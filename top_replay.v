==> flow/design.v <==
module baud_gen #(parameter SYS_CLK = 3125000, BAUD = 115200)(
    input clk_3125,
    input reset,
    output reg baud_tick
);
    localparam integer COUNT_MAX = SYS_CLK / BAUD;  
    integer count = 0;
    always @(posedge clk_3125 or negedge reset) 
	 begin
        if (~reset) 
		  begin
            count <= 0;
            baud_tick <= 0;
        end 
		  else 
		  begin
            if (count == COUNT_MAX - 1) 
				begin
                count <= 0;
                baud_tick <= 1;
            end 
				else 
				begin
                count <= count + 1;
                baud_tick <= 0;
            end
        end
    end
endmodule
module fifo(
       input            clk,reset,enable,write_en,read_en,baud_tick,crc_done,rx_complete,
       input      [7:0] input_data,
       output reg [7:0] output_data
);
reg [3:0] write_add;                         
reg [3:0] read_add;                          
reg [3:0] counter;                           
reg [7:0] mem [15:0];                        
reg       full_queue,empty_queue;            
always @(posedge clk or negedge reset)
begin
     if(~reset)                              
        begin
        counter=4'b0;
        write_add=4'd0;
        read_add=4'd0;
        full_queue=1'b0;
        empty_queue=1'b0;
        output_data=8'b0;
        end
     else    
        begin
        if(write_en && !full_queue && (enable || crc_done))
           begin
           mem[write_add]<=input_data;      
           counter<=counter+1'b1;
           write_add<=(write_add+1) % 16;   
           end
		    if(write_en && !full_queue && rx_complete)
           begin
           mem[write_add]<=input_data;      
           counter<=counter+1'b1;
           write_add<=(write_add+1) % 16;   
           end
        if(read_en && !empty_queue && baud_tick)
          begin
          output_data<=mem[read_add];       
          counter<=counter-1'b1;
          read_add<=(read_add+1)%16;        
          end
       full_queue=(counter==4'd15)?1:0;    
       empty_queue=(counter==4'd0)?1:0;    
        end
end
endmodule
module replay_protection_rx
(
  input       clk,
  input       reset_n,
  input [7:0] data_in,
  input       rx_complete,
  output reg  replay_error
);
reg [7:0] prev_replay;
reg [7:0] replay;
reg [3:0] count;
reg [1:0] state;
localparam [1:0] START_STATE  =  2'h0;
localparam [1:0] COUNT_STATE  =  2'h1;
localparam [1:0] VERIFY_STATE =  2'h2;
  always@(posedge clk or negedge reset_n)
  begin 
	 if(~reset_n)
	 begin 
		replay_error <= 1'b0;
		prev_replay  <= 7'h0;
		replay       <= 7'h0;
		count        <= 4'h0; 
		state        <= START_STATE;
	 end 
	 else 
	 begin
		  case(state) 
	        START_STATE: 
		       begin 
				   if(rx_complete)
					  state <= COUNT_STATE;
					else 
					  state <= START_STATE;
				 end
			  COUNT_STATE:
			    begin 
				   if(count == 4'd8) 
					   begin 
						  count  <= 4'd0;
						  replay <= data_in;
						  state  <= VERIFY_STATE;
						end 
					else 
					   begin
					    count <= count + 1'b1;
						 state <= START_STATE;
						end 
				 end 
			  VERIFY_STATE:
			    begin 
					replay_error <= (prev_replay > replay)? 1 : 0; 
					prev_replay  <= replay;
					state        <= START_STATE;
				 end 
		  endcase 
	 end 
  end 
endmodule 
module replay_protection_tx
(
  input            clk,
  input            reset_n,
  input      [7:0] data_in,
  output reg       read_en,
  output reg [7:0] data_out,
  output reg       data_ready
);
reg [3:0] data_in_count;
reg [7:0] replay_count;
reg [2:0] state ;
localparam [2:0] START_STATE   = 3'h0;
localparam [2:0] WRITE_STATE   = 3'h1;
localparam [2:0] READ_STATE    = 3'h2;
localparam [2:0] WAIT_STATE    = 3'h3;
localparam [2:0] COMPUTE_STATE = 3'h4;
localparam [2:0] DONE_STATE    = 3'h5;
  always@(posedge clk or negedge reset_n)
  begin 
	 if(~reset_n)
	 begin 
		replay_count  <= {8{1'h0}};
		data_in_count <= 4'h0;
		state         <= START_STATE;
		read_en       <= 1'b0;
		data_ready    <= 1'b0;
	 end 
	 else 
	 begin
	   case(state) 
		 START_STATE:
		   begin 
			  data_ready <= 1'b0;
			  if(data_in_count == 4'd8) 
			  begin 
			    data_in_count <= 4'b0;
				 replay_count  <= (replay_count + 1'b1) % 256;
				 state         <= DONE_STATE;
			  end 
			  else 
			     state <= WRITE_STATE;
			end 
		  WRITE_STATE:	 
		    begin 
				state   <= READ_STATE;
			 end 
		  READ_STATE:
		    begin 
			   read_en <= 1'b1;
				state   <= WAIT_STATE; 
			 end
		  WAIT_STATE:
		    begin 
			   read_en      <= 1'b0;
			   state <= COMPUTE_STATE;
		    end 
		  COMPUTE_STATE:
		    begin 
			   if (data_in >= 8'h0) 
			   begin 
			     data_in_count <= data_in_count + 1'b1; 
				  data_ready <= 1'b1; 
			   end 
			   data_out <= data_in;
			   state    <= START_STATE;
			 end 
		  DONE_STATE: 
		  begin 
		    data_ready <= 1'b1;
		    data_out <= replay_count;
			 state    <= START_STATE;
		  end 
		endcase 
	 end 
  end 
endmodule 
module top_replay
(
  input            clk_3125,
  input            reset, 
  input            enable,
  input      [7:0] data,
  output     [7:0] rx_msg,
  output           replay_error
);
wire [7:0] data_in_replay;
wire [7:0] data_out_replay;
wire       read_en_replay;
wire       read_en_uart;
wire       data_ready;
wire [7:0] data_in_uart;
wire       tx_rx_bit;
wire       tx_done;
wire       rx_complete;
wire       read_en_check;
wire [7:0] data_in_check;
  fifo      f1  (clk_3125,reset,enable,1'b1,read_en_replay,1'b1,data,data_in_replay);
  replay_protection_tx rpt1(clk_3125 ,reset , data_in_replay, read_en_replay, data_out_replay,data_ready);
  fifo      f2  (clk_3125,reset,1'b1,data_ready,read_en_uart,baud_tick,data_out_replay,data_in_uart);
  baud_gen bg1  (clk_3125,reset,baud_tick);
  uart_tx  utx1 (clk_3125,baud_tick,1'b1,data_in_uart,read_en_uart,tx_rx_bit,tx_done);
  uart_rx  urx1 (clk_3125,baud_tick,tx_rx_bit,rx_msg,rx_complete);
  replay_protection_rx rpr1 (clk_3125,reset,rx_msg,rx_complete,replay_error);
endmodule 
module uart_rx(
    input  clk_3125,
    input  baud_tick,       
    input  rx,
    output reg [7:0] rx_msg,
    output reg rx_complete
);
localparam IDLE   = 3'd0;
localparam START  = 3'd1;
localparam DATA   = 3'd2;
localparam PARITY = 3'd3;
localparam STOP   = 3'd4;
reg [2:0] state;
reg [3:0] bit_idx;         
reg [7:0] shift_reg;
reg [3:0] ones_count;      
reg rx_busy;
reg rx_parity_bit;
initial begin
    rx_msg = 8'd0;
    rx_complete = 1'b0;
    state = IDLE;
    bit_idx = 4'd0;
    shift_reg = 8'd0;
    ones_count = 4'd0;
    rx_busy = 1'b0;
    rx_parity_bit = 1'b0;
end
always @(posedge clk_3125) 
begin
    rx_complete <= 1'b0;
    if (baud_tick) 
	 begin
        case (state)
            IDLE: begin
                if (rx == 1'b0)
					 begin
                    rx_busy <= 1'b1;
                    ones_count <= 4'd0;
                    bit_idx <= 4'd0;
                    shift_reg <= 8'd0;
                    state <= START;
                end
            end
            START: begin
                state <= DATA;
                bit_idx <= 4'd0;
                shift_reg[0] <= rx;
                ones_count <= rx ? ones_count + 1'b1 : ones_count;
            end
            DATA: begin
                if (bit_idx == 4'd7) 
					 begin
                    state <= PARITY;
                end 
					 else 
					 begin
                    bit_idx <= bit_idx + 1'b1;
                    shift_reg[bit_idx + 1] <= rx;
                    if 
								(rx) ones_count <= ones_count + 1'b1;
                end
            end
            PARITY: begin
                rx_parity_bit <= rx;
                state <= STOP;
            end
            STOP: begin
                if (rx == 1'b1) 
					 begin
                    rx_msg <= shift_reg;
                    if(shift_reg >= 8'h0) rx_complete <= 1'b1;
                end
                rx_busy <= 1'b0;
                state <= IDLE;
            end
            default: state <= IDLE;
        endcase
    end
end
endmodule
module uart_tx(
    input clk_3125,
	 input baud_tick,
    input tx_start,
    input [7:0] data,
	 output reg read_en,
    output reg tx,
    output reg tx_done,
	 output reg start_crc
);
localparam IDLE  = 3'd0;
localparam START = 3'd1;
localparam DATA  = 3'd2;
localparam PARITY= 3'd3;
localparam STOP  = 3'd4;
localparam READ_STATE = 3'd5;
localparam WAIT_STATE = 3'd6;
reg [2:0] state;
reg [3:0] bit_idx;          
reg [7:0] latched_data;
reg parity_bit;
reg busy;
reg [3:0] counter;
initial begin
    tx = 1'b1;              
    tx_done = 1'b0;
	 read_en = 1'b0;
    state = READ_STATE;
    bit_idx = 4'd0;
    latched_data = 8'd0;
    parity_bit = 1'b0;
    busy = 1'b0;
	 start_crc = 1'b0;
	 counter = 4'd0;
end
always @(posedge clk_3125) 
begin
    if (baud_tick)
	 begin
        tx_done <= 1'b0; 
        case (state)
		  	READ_STATE:
		    begin 
			   read_en <= 1'b1;
				state   <= WAIT_STATE; 
				if(counter == 8'h1) 
				begin 
				   start_crc <= 1'b1;
				end 
				else 
				  start_crc <= 1'b0;
			end 
		  WAIT_STATE:
		    begin 
			   state <= IDLE;
				read_en <= 1'b0;
		    end 
            IDLE: begin
                tx <= 1'b1;
                if (tx_start && !busy) 
					 begin
                    latched_data <= data;
                    parity_bit <= ^data;    
                    busy <= 1'b1;
                    tx <= 1'b0;             
                    state <= START;
                end
            end
            START: begin
                state <= DATA;
                bit_idx <= 4'd0;
                tx <= latched_data[0];
            end
            DATA: begin
                if (bit_idx == 4'd7) 
					 begin
                    state <= PARITY;
                    tx <= parity_bit;
                end 
					 else 
					 begin
                    bit_idx <= bit_idx + 1'b1;
                    tx <= latched_data[bit_idx + 1];
                end
            end
            PARITY: begin
                state <= STOP;
                tx <= 1'b1;   
            end
            STOP: begin
                tx <= 1'b1;
                if(data >= 8'h0) begin tx_done <= 1'b1; counter <= counter + 1'b1; end  
                busy <= 1'b0;
                state <= READ_STATE;
            end
            default: begin
                tx <= 1'b1;
                state <= READ_STATE;
                busy <= 1'b0;
            end
        endcase
    end
end
endmodule
== Step by step through the tools: top_replay ==
What the tools print for top_replay, step after step.
Line numbers count from 1 in the design file above.
Operators: Yosys type, input widths -> output width; for muxes data width and select width s.
Library cell names are shortened.
Not given: n/a

* Top: top_replay
* Clock input: clk_3125
* Cell library: sky130hd
* Corner: tt_025C_1v80

== Word level ==
Source: Yosys, flattened and elaborated. Widths are those after wreduce. Registers that Yosys merges into a memory's read port (data or address) are not register bits. Print and check cells do not count.

* Muxes and demuxes: 27
* Multipliers: 0
* Add/sub/neg operators: 7
* $lt $le $gt $ge: 2
* Divide/modulo/power cells: 0
* Eq/ne operators: 21
* Shifts and indexed selects: 3
* Reductions and logical operators: 20
* Bitwise gates (word level): 6

{| class="wikitable"
|+ Operator list
! cell !! count
|-
| $shift 1x33->8 || 1
|-
| $shift 1x33->8 const A || 1
|-
| $neg 32->33 || 1
|-
| $add 32x2->32 const B || 1
|-
| $eq 32x6->1 const B || 1
|-
| $shiftx 8x32->1 || 1
|-
| $mux 32 || 1
|-
| $pmux 3 s6 || 1
|-
| $mux 8 || 2
|-
| $mux 4 || 4
|-
| $reduce_and 3->1 || 5
|-
| $pmux 7 s2 || 1
|-
| $eq 3x2->1 const B || 4
|-
| $add 4x1->4 const B || 3
|-
| $pmux 4 s3 || 1
|-
| $pmux 3 s4 || 1
|-
| $mux 3 || 4
|-
| $add 4x1->5 const B || 2
|-
| $eq 3x3->1 const B || 3
|-
| $ne 2x2->1 const B || 4
|-
| $eq 4x3->1 const B || 2
|-
| $reduce_and 4->1 || 2
|-
| $ge 8x1->1 const B || 1
|-
| $gt 8x8->1 || 1
|-
| $and 8x8->8 || 1
|-
| $or 8x8->8 || 1
|-
| $not 8->8 || 1
|-
| $reduce_xor 8->1 || 1
|}

Other operator kinds: 20; their cells: 34.

* Word-level cells: 105
* Memories: 0
* Bits of input ports: 11
* ROM bits: 0
* Bits in writable memories: 0
* Output and inout bits: 9
* Latch bits: 0
* Word width x clocked read ports: 0
* Register bits: 98

== Logic depth ==
Longest topological path by Yosys (ltp), each cell counted once; first at word level (registers and memories cut), then after technology mapping (sequential cells cut; the memories' decode and read muxes count).

* Depth in word-level cells: 8
* ABC_AREA: 0
* Gate-level depth with buffers: 9

== Netlist ==
The flow's flattened synthesis, as Yosys stat reports it; memories are mapped. The netlist is that of the ABC_AREA named above (0 if unset); the other value can give another one.

* Mapped cells: 395
* Synthesis area: 4,359.2 um2
* Flip-flops: 90

{| class="wikitable"
|+ Cells by type
! cell !! count
|-
| dfrtp_1 || 56
|-
| edfxtp_1 || 32
|-
| ha_1 || 19
|-
| xnor2_1 || 26
|-
| nand2_1 || 46
|-
| nor2_1 || 37
|-
| xor2_1 || 14
|-
| o21ai_0 || 20
|-
| nand3_1 || 16
|-
| mux2_2 || 7
|-
| inv_1 || 20
|-
| nand4_1 || 9
|-
| a21boi_0 || 7
|-
| a21oi_1 || 9
|-
| nor3_1 || 8
|-
| nor4_1 || 6
|-
| and3_1 || 5
|-
| dfstp_2 || 1
|}

Other cell types: 37; their cells: 57.
By module: a second synthesis without flattening, with its own total; a netlist apart from the flattened one above.

* Cells (unflattened synthesis): 431
* Area (unflattened synthesis): 5,032.3 um2

Rows give one instance, submodules left out.

{| class="wikitable"
|+ Modules
! module !! cells !! instances !! seq. area (um2) !! area (um2)
|-
| baud_gen || 131 || 1 || 825.8 || 1,505.2
|-
| uart_tx || 99 || 1 || 750.7 || 1,244.9
|-
| replay_protection_rx || 106 || 1 || 601.8 || 1,161.1
|-
| uart_rx || 93 || 1 || 710.7 || 1,113.6
|-
| top_replay || 2 || 1 || 0.0 || 7.5
|}

== Timing after synthesis ==
Path of least setup slack by OpenSTA after synthesis, without wires, with an ideal clock, recovery checks aside; 20% of the period is set as input and as output delay. Where synthesis merged equal registers, the netlist keeps one of their names.

* Path type: register to register
* Start point: register urx1.bit_idx[0]
* End point: register urx1.shift_reg[1]
* Data arrival time: 1,857 ps
* Stages: 8
* Slack: 586 ps
* Library setup time: 257 ps
* Clock period: 2,700 ps
* Path delay: 2,114 ps
* Launch time at the first pin: 0 ps
* Synthesis period reached: 2,114 ps

"path delay" is the arrival time less input delay plus setup time.
"stages" counts driving pins, that of a launching flip-flop among them; a cell with two outputs on the path counts twice.
"synthesis period reached" = period - worst setup slack (recovery checks aside). The figure is calculated, with input and output delays left at 20% of the set period.
Between the ends stands the longest chain of elaborated cells between them, by number of cells; it is not shown to be the way that was timed. Of several equally long chains one is given.
A line is the first line of the expression or statement that the cell stems from. Yosys adds cells for indexed reads and writes and turns some case tables into memories.
A register here has more assigning lines than the two given.
Where a signal picks the word or bit written, the line may be left out of the assigning lines.
Ways into the end's enable are left out, as the timed path ends at the data pin.

* Cells stage by stage: edfxtp_1 -> inv_1 -> ha_1 -> nor3b_1 -> xor2_1 -> nor2_1 -> nand2_1 -> a32o_1
* Length of the longest elaborated chain: 8
* Elaborated cells on any way between the ends: 10
* Source lines of those cells: 3
* Classes of those cells: add/sub (2); eq/ne (1); shift (2); mux (2); logic (3)

{| class="wikitable"
|+ RTL lines, path after synthesis
! item !! RTL line !! text
|-
| start, declared || 253 || <nowiki>reg [3:0] bit_idx;</nowiki>
|-
| start, assigned || 279 || <nowiki>bit_idx <= 4'd0;</nowiki>
|-
| start, assigned || 297 || <nowiki>bit_idx <= bit_idx + 1'b1;</nowiki>
|-
| $add 4x1->5 || 298 || <nowiki>shift_reg[bit_idx + 1] <= rx;</nowiki>
|-
| $neg 32->33 || 298 ||
|-
| $shift 1x33->8 || 298 ||
|-
| $not 8->8 || 298 ||
|-
| $and 8x8->8 || 298 ||
|-
| $or 8x8->8 || 298 ||
|-
| $mux 8 || 291 || <nowiki>if (bit_idx == 4'd7)</nowiki>
|-
| $pmux 7 s2 || 273 || <nowiki>case (state)</nowiki>
|-
| end, assigned || 280 || <nowiki>shift_reg <= 8'd0;</nowiki>
|-
| end, declared || 254 || <nowiki>reg [7:0] shift_reg;</nowiki>
|}

== Worst path after layout ==
From the final timing report of record 1: the path of least setup slack in the routed layout; clock arrival at registers is part of the times.
The report prints the path's times to 10 ps; the period is as set.

* Path type: register to register
* Start point: register urx1.bit_idx[0]
* End point: register urx1.shift_reg[5]
* Clock period: 1,550 ps
* Slack: -540 ps
* Stages: 10
* Launch time at the first pin: 330 ps
* Library setup time: 150 ps
* Data arrival time: 2,280 ps

Between the ends stands the longest chain of elaborated cells between them, by number of cells; it is not shown to be the way that was timed. Of several equally long chains one is given.
A register here has more assigning lines than the two given.
Where a signal picks the word or bit written, the line may be left out of the assigning lines.
Ways into the end's enable are left out, as the timed path ends at the data pin.

* Cells stage by stage: edfxtp_1 -> buf_6 -> ha_4 -> and3_4 -> ha_4 -> nand3b_1 -> nor2_2 -> o21ai_2 -> nor3_2 -> o2bb2ai_1
* Length of the longest elaborated chain: 8
* Elaborated cells on any way between the ends: 10
* Source lines of those cells: 3
* Classes of those cells: add/sub (2); eq/ne (1); shift (2); mux (2); logic (3)

{| class="wikitable"
|+ RTL lines, path after layout
! item !! RTL line !! text
|-
| start, declared || 253 || <nowiki>reg [3:0] bit_idx;</nowiki>
|-
| start, assigned || 279 || <nowiki>bit_idx <= 4'd0;</nowiki>
|-
| start, assigned || 297 || <nowiki>bit_idx <= bit_idx + 1'b1;</nowiki>
|-
| $add 4x1->5 || 298 || <nowiki>shift_reg[bit_idx + 1] <= rx;</nowiki>
|-
| $neg 32->33 || 298 ||
|-
| $shift 1x33->8 || 298 ||
|-
| $not 8->8 || 298 ||
|-
| $and 8x8->8 || 298 ||
|-
| $or 8x8->8 || 298 ||
|-
| $mux 8 || 291 || <nowiki>if (bit_idx == 4'd7)</nowiki>
|-
| $pmux 7 s2 || 273 || <nowiki>case (state)</nowiki>
|-
| end, assigned || 280 || <nowiki>shift_reg <= 8'd0;</nowiki>
|-
| end, declared || 254 || <nowiki>reg [7:0] shift_reg;</nowiki>
|}

FLOW RESULTS
============

Top module top_replay; platform sky130hd; tools Yosys and OpenROAD; 2 stored runs in no particular order. Input and output delays are each 20% of the period that was set; the output load is 0.01 pF.
"achieved clock period" means the clock period less the worst setup slack. The figure is calculated, with input and output delays left at 20% of the set period.
"worst setup path time" = time allowed to the worst setup path (clock period - input delay - output delay, where it has them) - its slack; a late launch clock adds to it, a late capture clock takes from it.
By "power" is meant OpenSTA's value without simulated activity: inputs other than the clock are taken to toggle once in ten clock periods, and the tool carries that through the logic.
"worst setup path time" is known to 10 ps.

Record 1
==> flow/run.sh <==
#!/bin/bash
# the make line also repeats the synthesis and layout settings of config.mk as NAME=value (left out here)
make -C /OpenROAD-flow-scripts/flow DESIGN_CONFIG=/design/flow/config.mk WORK_HOME=/design/flow/orfs CLKGATE_MAP_FILE= finish
==> flow/config.mk <==
export PLATFORM = sky130hd
export DESIGN_NAME = top_replay
export DESIGN_NICKNAME = top_replay
export VERILOG_FILES = /design/flow/design.v
export SDC_FILE = /design/flow/constraint.sdc
export NUM_CORES = 4
export LEC_CHECK = 0
export CAP_MARGIN = 10
export CELL_PAD_IN_SITES_DETAIL_PLACEMENT = 0
export CORE_ASPECT_RATIO = 0.62
export CORE_MARGIN = 2
export CORE_UTILIZATION = 29
export CTS_CLUSTER_SIZE = 20
export HOLD_SLACK_MARGIN = 0.13
export MAX_ROUTING_LAYER = met4
export MIN_ROUTING_LAYER = met1
export PLACE_DENSITY_LB_ADDON = 0.23
export SLEW_MARGIN = 20
export TNS_END_PERCENT = 35
==> flow/constraint.sdc <==
create_clock -name core_clock -period 1.55 [get_ports {clk_3125}]
set_input_delay 0.3100 -clock core_clock [delete_from_list [all_inputs] [get_ports {clk_3125}]]
set_output_delay 0.3100 -clock core_clock [all_outputs]
set_load 0.01 [all_outputs]

==> results of record 1 <==
chip area after synthesis (Yosys): 4,359.2 um2
die area: 16,056.7 um2
standard-cell area of the final layout: 5,689.2 um2
utilization: 0.386
worst setup slack after layout: -539 ps
total negative slack: -7,250 ps
power: 4,537 uW
achieved clock period: 2,089 ps
worst setup path time: 2,090 ps
worst setup path kind: register to register

Record 2
==> flow/run.sh <==
#!/bin/bash
# the make line also repeats the synthesis and layout settings of config.mk as NAME=value (left out here)
make -C /OpenROAD-flow-scripts/flow DESIGN_CONFIG=/design/flow/config.mk WORK_HOME=/design/flow/orfs CLKGATE_MAP_FILE= finish
==> flow/config.mk <==
export PLATFORM = sky130hd
export DESIGN_NAME = top_replay
export DESIGN_NICKNAME = top_replay
export VERILOG_FILES = /design/flow/design.v
export SDC_FILE = /design/flow/constraint.sdc
export NUM_CORES = 4
export LEC_CHECK = 0
export ABC_AREA = 1
export CAP_MARGIN = 40
export CELL_PAD_IN_SITES_GLOBAL_PLACEMENT = 3
export CORE_ASPECT_RATIO = 0.69
export CORE_MARGIN = 2
export CORE_UTILIZATION = 19
export CTS_CLUSTER_SIZE = 87
export GPL_ROUTABILITY_DRIVEN = 0
export GPL_TIMING_DRIVEN = 0
export HOLD_SLACK_MARGIN = -0.04
export PLACE_DENSITY_LB_ADDON = 0.21
export SLEW_MARGIN = 20
export TNS_END_PERCENT = 30
==> flow/constraint.sdc <==
create_clock -name core_clock -period 1.44 [get_ports {clk_3125}]
set_input_delay 0.2880 -clock core_clock [delete_from_list [all_inputs] [get_ports {clk_3125}]]
set_output_delay 0.2880 -clock core_clock [all_outputs]
set_load 0.01 [all_outputs]

==> results of record 2 <==
chip area after synthesis (Yosys): 4,535.6 um2
die area: 25,144.6 um2
standard-cell area of the final layout: 6,304.8 um2
utilization: 0.272
worst setup slack after layout: -700 ps
total negative slack: -12,905 ps
power: 5,142 uW
achieved clock period: 2,140 ps
worst setup path time: 2,140 ps
worst setup path kind: register to register
